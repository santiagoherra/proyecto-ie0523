==> flow/design.v <==
module MDIO (
    input clk,
    input reset,
    input MDIO_START,
    input MDIO_IN,
    input [31:0] T_DATA,
    output reg MDC,
    output reg MDIO_OUT,
    output reg MDIO_OE,
    output reg [15:0] RD_DATA,
    output reg DATA_RDY,
    output [5:0] counter
);
reg [5:0] count;   
reg [1:0] state;   
reg [1:0] verify;   
localparam IDLE = 0,   
            WRITE = 1,   
            READ = 2;   
always @(posedge clk) begin
    if(!reset) begin
        MDC <= 0;
        MDIO_OUT <= 0;
        MDIO_OE <= 0;
        RD_DATA <= 0;
        DATA_RDY <= 0;
        count <= 0;
        state <= 0;
        verify <= 2'b01;
    end
    else begin 
        MDC <= ~MDC;   
        case(state)
            IDLE : begin
                if(MDIO_START) begin                    
                    count <= 6'd32;  
                    DATA_RDY <= 0;   
                    if(T_DATA [31:30] == verify) begin   
                        if (T_DATA [29:28] == verify) begin   
                            state <= WRITE;
                        end else if(T_DATA [29:28] == (verify + 2'b01)) begin   
                            state <= READ;
                        end
                    end
                end
            end
            WRITE : begin
                if(count > 0) begin
                    MDIO_OE <= 1;
                    MDIO_OUT <= T_DATA[count-1]; 
                    count <= count -1;
                end else begin
                    MDIO_OUT <= 0;
                    MDIO_OE <= 0;  
                    state <= IDLE;
                end
            end
            READ : begin
                if(count > 0) begin
                    MDIO_OE <= 1;
                    if(count < 16) begin  
                        MDIO_OE <= 0;
                        RD_DATA <= {RD_DATA[14:0], MDIO_IN};  
                        count <= count -1;  
                    end else begin
                        count <= count -1;
                    end
                end else begin
                    DATA_RDY <= 1;   
                    RD_DATA <= 0;
                    state <= IDLE;
                end
            end
            default: state <= IDLE;
        endcase
    end
end
assign counter = count;   
endmodule
Reports on MDIO --
The steps from the RTL of MDIO to its reports follow in flow order. Line numbers count from 1 in the design file above. A cell with -- has no value.
Set-up: design top MDIO, clock port clk, cell library sky130hd, timing corner tt_025C_1v80

Elaborated design --
Counts by Yosys on the flattened word-level netlist (proc, flatten, opt, wreduce; memories kept). Register bits leave out memories and registers merged into their read ports (data or address). Print and check cells are left out.
Word-level totals: clocked read ports x word width 0, memory bits (read-only) 0, latch bits 0, memories kept 0, input bits 36, cells after elaboration 54, bits in registers 28, output and inout bits 26, RAM bits 0
Operators by class: equality and inequality tests 13, reductions and logical operators 10, magnitude comparators 2, shifts and indexed selects 1, bitwise logic cells 1, muxes and demuxes 19, $add $sub $neg 1, div/mod/pow operators 0, multipliers 0
Operators by type and width (count):
- indexed select 32 x 32 -> 1 bit | 1
- two-way mux 16 bit | 2
- parallel mux 6 bit (select 2 bit) | 1
- two-way mux 6 bit | 2
- != test 2 bit with constant B | 5
- two-way mux 2 bit | 5
- subtractor 6 x 1 -> 7 bit with constant B | 1
- == test 2 x 1 -> 1 bit with constant B | 3
- AND reduction 3 bit | 2
- > comparator 6 x 1 -> 1 bit with constant B | 1
- less-than comparator 6 x 5 -> 1 bit with constant B | 1
- two-way mux 1 bit | 6
- != test 2 x 1 -> 1 bit with constant B | 2
- == test 2 bit with constant B | 2
- AND reduction 2 bit | 2
- nonzero test 2 bit | 2
- AND reduction 4 bit | 1
- parallel mux 2 bit (select 2 bit) | 1
- parallel mux 1 bit (select 2 bit) | 2
- != test 3 bit with constant B | 1
- nonzero test 3 bit | 1
- logical NOT 2 bit | 1
- OR reduction 2 bit | 1
- inverter 1 bit | 1

Logic depth --
Yosys ltp: most cells in a row. Word level: on the elaborated netlist, between registers, memories and ports. Mapped: between sequential cells and ports; inverters and the memories' decode and read muxes count.
Logic depth: depth in word-level cells 6, ABC_AREA 0, gate-level depth with buffers 10, mapped depth without buffers 7

Mapped cells and area --
The flow's flattened synthesis, as Yosys stat reports it; memories are mapped. The netlist is that of the ABC_AREA named above (0 if unset); the other value can give another one. The area totals of this step are shown rounded.
Cells by type:
- sky130_fd_sc_hd__dfxtp_1 | count 29, area in all 580.557 um2
- sky130_fd_sc_hd__nor2b_1 | count 24, area in all 150.144 um2
- sky130_fd_sc_hd__a22oi_1 | count 16, area in all 120.115 um2
- sky130_fd_sc_hd__mux4_1 | count 4, area in all 105.101 um2
- sky130_fd_sc_hd__mux2i_1 | count 9, area in all 90.086 um2
- sky130_fd_sc_hd__mux4_2 | count 2, area in all 45.043 um2
- sky130_fd_sc_hd__a311o_1 | count 3, area in all 30.029 um2
- sky130_fd_sc_hd__nor2_1 | count 7, area in all 26.275 um2
- sky130_fd_sc_hd__xnor2_1 | count 3, area in all 26.275 um2
- sky130_fd_sc_hd__xor2_1 | count 3, area in all 26.275 um2
- sky130_fd_sc_hd__nor3_1 | count 5, area in all 25.024 um2
- sky130_fd_sc_hd__buf_6 | count 2, area in all 22.522 um2
- sky130_fd_sc_hd__nand3b_1 | count 3, area in all 22.522 um2
- sky130_fd_sc_hd__nor3b_1 | count 3, area in all 22.522 um2
- sky130_fd_sc_hd__buf_12 | count 1, area in all 20.019 um2
- sky130_fd_sc_hd__clkbuf_1 | count 5, area in all 18.768 um2
- sky130_fd_sc_hd__a32oi_1 | count 2, area in all 17.517 um2
- sky130_fd_sc_hd__a21boi_0 | count 2, area in all 15.014 um2
Other cell types: 19; their cells: 30.
Mapped netlist: buffer cells 10, flip-flop cells 29, mapped cells 153, area of sequential cells 0.00058 mm2, chip area (Yosys) 0.0016 mm2

Worst setup path after synthesis --
Path of least setup slack by OpenSTA after synthesis, without wires, with an ideal clock, recovery checks aside; 20% of the period is set as input and as output delay. Where synthesis merged equal registers, the netlist keeps one of their names.
Timing path after synthesis: path kind flip-flop to flip-flop, start register count[0], end register MDIO_OUT, stages on the path 11, required time 3.963 ns, setup slack 1.749 ns, buffers on the path 3, delay of the path 2.281 ns, period 4.03 ns, data arrival time 2.214 ns, launch time at the first pin 0.000 ns, setup time 0.067 ns, synthesis period reached 2.281 ns
"delay of the path" = arrival - input delay + setup time. "stages on the path" counts driving pins, that of a launching flip-flop among them; a cell with two outputs on the path counts twice. "synthesis period reached" = period - worst setup slack (recovery checks aside). The figure is calculated, with input and output delays left at 20% of the set period. Between the ends stands the longest chain of elaborated cells between them, by number of cells; it is not shown to be the way that was timed. Of several equally long chains one is given. Each line given opens the expression or statement behind the cell; cells for indexed reads and writes are added by Yosys, which also makes memories of some case tables. At most two assigning lines are given for a register; there are more.
Between the ends, after synthesis: cell sequence sky130_fd_sc_hd__dfxtp_1 > sky130_fd_sc_hd__buf_6 > sky130_fd_sc_hd__inv_1 > sky130_fd_sc_hd__ha_1 > sky130_fd_sc_hd__buf_6 > sky130_fd_sc_hd__buf_12 > sky130_fd_sc_hd__mux2i_1 > sky130_fd_sc_hd__mux4_2 > sky130_fd_sc_hd__nor3b_1 > sky130_fd_sc_hd__a311o_1 > sky130_fd_sc_hd__o21ai_2, length of the longest elaborated chain 3, elaborated cells between the ends (all ways) 4, those cells by class add/sub (1); compare (1); shift (1); mux (1)
RTL lines, path after synthesis:
- from (decl) | RTL line 14 | reg [5:0] count;
- from (assign) | RTL line 51 | count <= count -1;
- from (assign) | RTL line 64 | count <= count -1;
- subtractor 6 x 1 -> 7 bit | RTL line 50 | MDIO_OUT <= T_DATA[count-1];
- indexed select 32 x 32 -> 1 bit | RTL line 50
- two-way mux 1 bit | RTL line 48 | if(count > 0) begin
- to (assign) | RTL line 50
- to (assign) | RTL line 53 | MDIO_OUT <= 0;
- to (decl) | RTL line 8 | output reg MDIO_OUT,

Timing after layout --
From the final timing report of stored run 1: the path of least setup slack in the routed layout; clock arrival at registers is part of the times.
Timing path after layout: path kind flip-flop to flip-flop, start register count[0], end register MDIO_OUT, period 3.83 ns, stages on the path 8, required time 4.00 ns, data arrival time 2.87 ns, buffers on the path 0, setup time 0.10 ns, setup slack 1.13 ns, launch time at the first pin 0.27 ns
Between the ends stands the longest chain of elaborated cells between them, by number of cells; it is not shown to be the way that was timed. Of several equally long chains one is given. At most two assigning lines are given for a register; there are more.
Between the ends, after layout: cell sequence sky130_fd_sc_hd__dfxtp_1 > sky130_fd_sc_hd__inv_1 > sky130_fd_sc_hd__ha_1 > sky130_fd_sc_hd__mux4_2 > sky130_fd_sc_hd__nor2b_1 > sky130_fd_sc_hd__a2111oi_0 > sky130_fd_sc_hd__a311o_1 > sky130_fd_sc_hd__o21ai_2, length of the longest elaborated chain 3, elaborated cells between the ends (all ways) 4, those cells by class add/sub (1); compare (1); shift (1); mux (1)
RTL lines, path after layout:
- from (decl) | RTL line 14 | reg [5:0] count;
- from (assign) | RTL line 51 | count <= count -1;
- from (assign) | RTL line 64 | count <= count -1;
- subtractor 6 x 1 -> 7 bit | RTL line 50 | MDIO_OUT <= T_DATA[count-1];
- indexed select 32 x 32 -> 1 bit | RTL line 50
- two-way mux 1 bit | RTL line 48 | if(count > 0) begin
- to (assign) | RTL line 50
- to (assign) | RTL line 53 | MDIO_OUT <= 0;
- to (decl) | RTL line 8 | output reg MDIO_OUT,

## Implementation results

Design MDIO on sky130hd. What follows are 2 stored runs of the flow, each under its own settings; their order means nothing. The constraints put input and output delay at 20% of the set period each and load the outputs with 0.01 pF.
"period reached": clock period set for the run, less the worst setup slack. It is reckoned from that one timing run; input and output delays stay at 20% of the period that was set.
"time of the worst setup path" is the time allowed to the run's worst setup path (the clock period less input and output delay, where it has them) less its slack. Clock arrival times count: a late capture clock shortens it, a late launch clock lengthens it.
By "power consumption" is meant OpenSTA's value without simulated activity: inputs other than the clock are taken to toggle once in ten clock periods, and the tool carries that through the logic.
Results are given in rounded form.

* Stored run 1 | settings: period_ns 3.83; CORE_UTILIZATION 23; SETUP_SLACK_MARGIN -0.12; CELL_PAD_IN_SITES_GLOBAL_PLACEMENT 3; TNS_END_PERCENT 45; CAP_MARGIN 35; CORE_MARGIN 2; SLEW_MARGIN 20 | results: full die area 0.0075 mm2; period reached 2.696 ns; area of the synthesized netlist 0.0016 mm2; smallest setup slack 1.1 ns; post-route setup TNS 0.000 ns; time of the worst setup path 2.70 ns; worst setup path type flip-flop to flip-flop; smallest hold slack 0.42 ns; post-route utilization 34 %; power consumption 0.66 mW; area of the standard cells in the finished layout 0.0023 mm2
* Stored run 2 | settings: period_ns 3.89; CORE_UTILIZATION 17; SETUP_SLACK_MARGIN 0.11; PLACE_DENSITY 0.57; HOLD_SLACK_MARGIN 0.01; CORE_ASPECT_RATIO 0.96; TNS_END_PERCENT 65; CTS_CLUSTER_SIZE 46; CTS_CLUSTER_DIAMETER 380; MAX_ROUTING_LAYER met5; CAP_MARGIN 20; CORE_MARGIN 2; SLEW_MARGIN 20 | results: full die area 0.01 mm2; period reached 2.661 ns; area of the synthesized netlist 0.0016 mm2; smallest setup slack 1.2 ns; post-route setup TNS 0.000 ns; time of the worst setup path 2.66 ns; worst setup path type flip-flop to flip-flop; smallest hold slack 0.44 ns; post-route utilization 26 %; power consumption 0.65 mW; area of the standard cells in the finished layout 0.0024 mm2
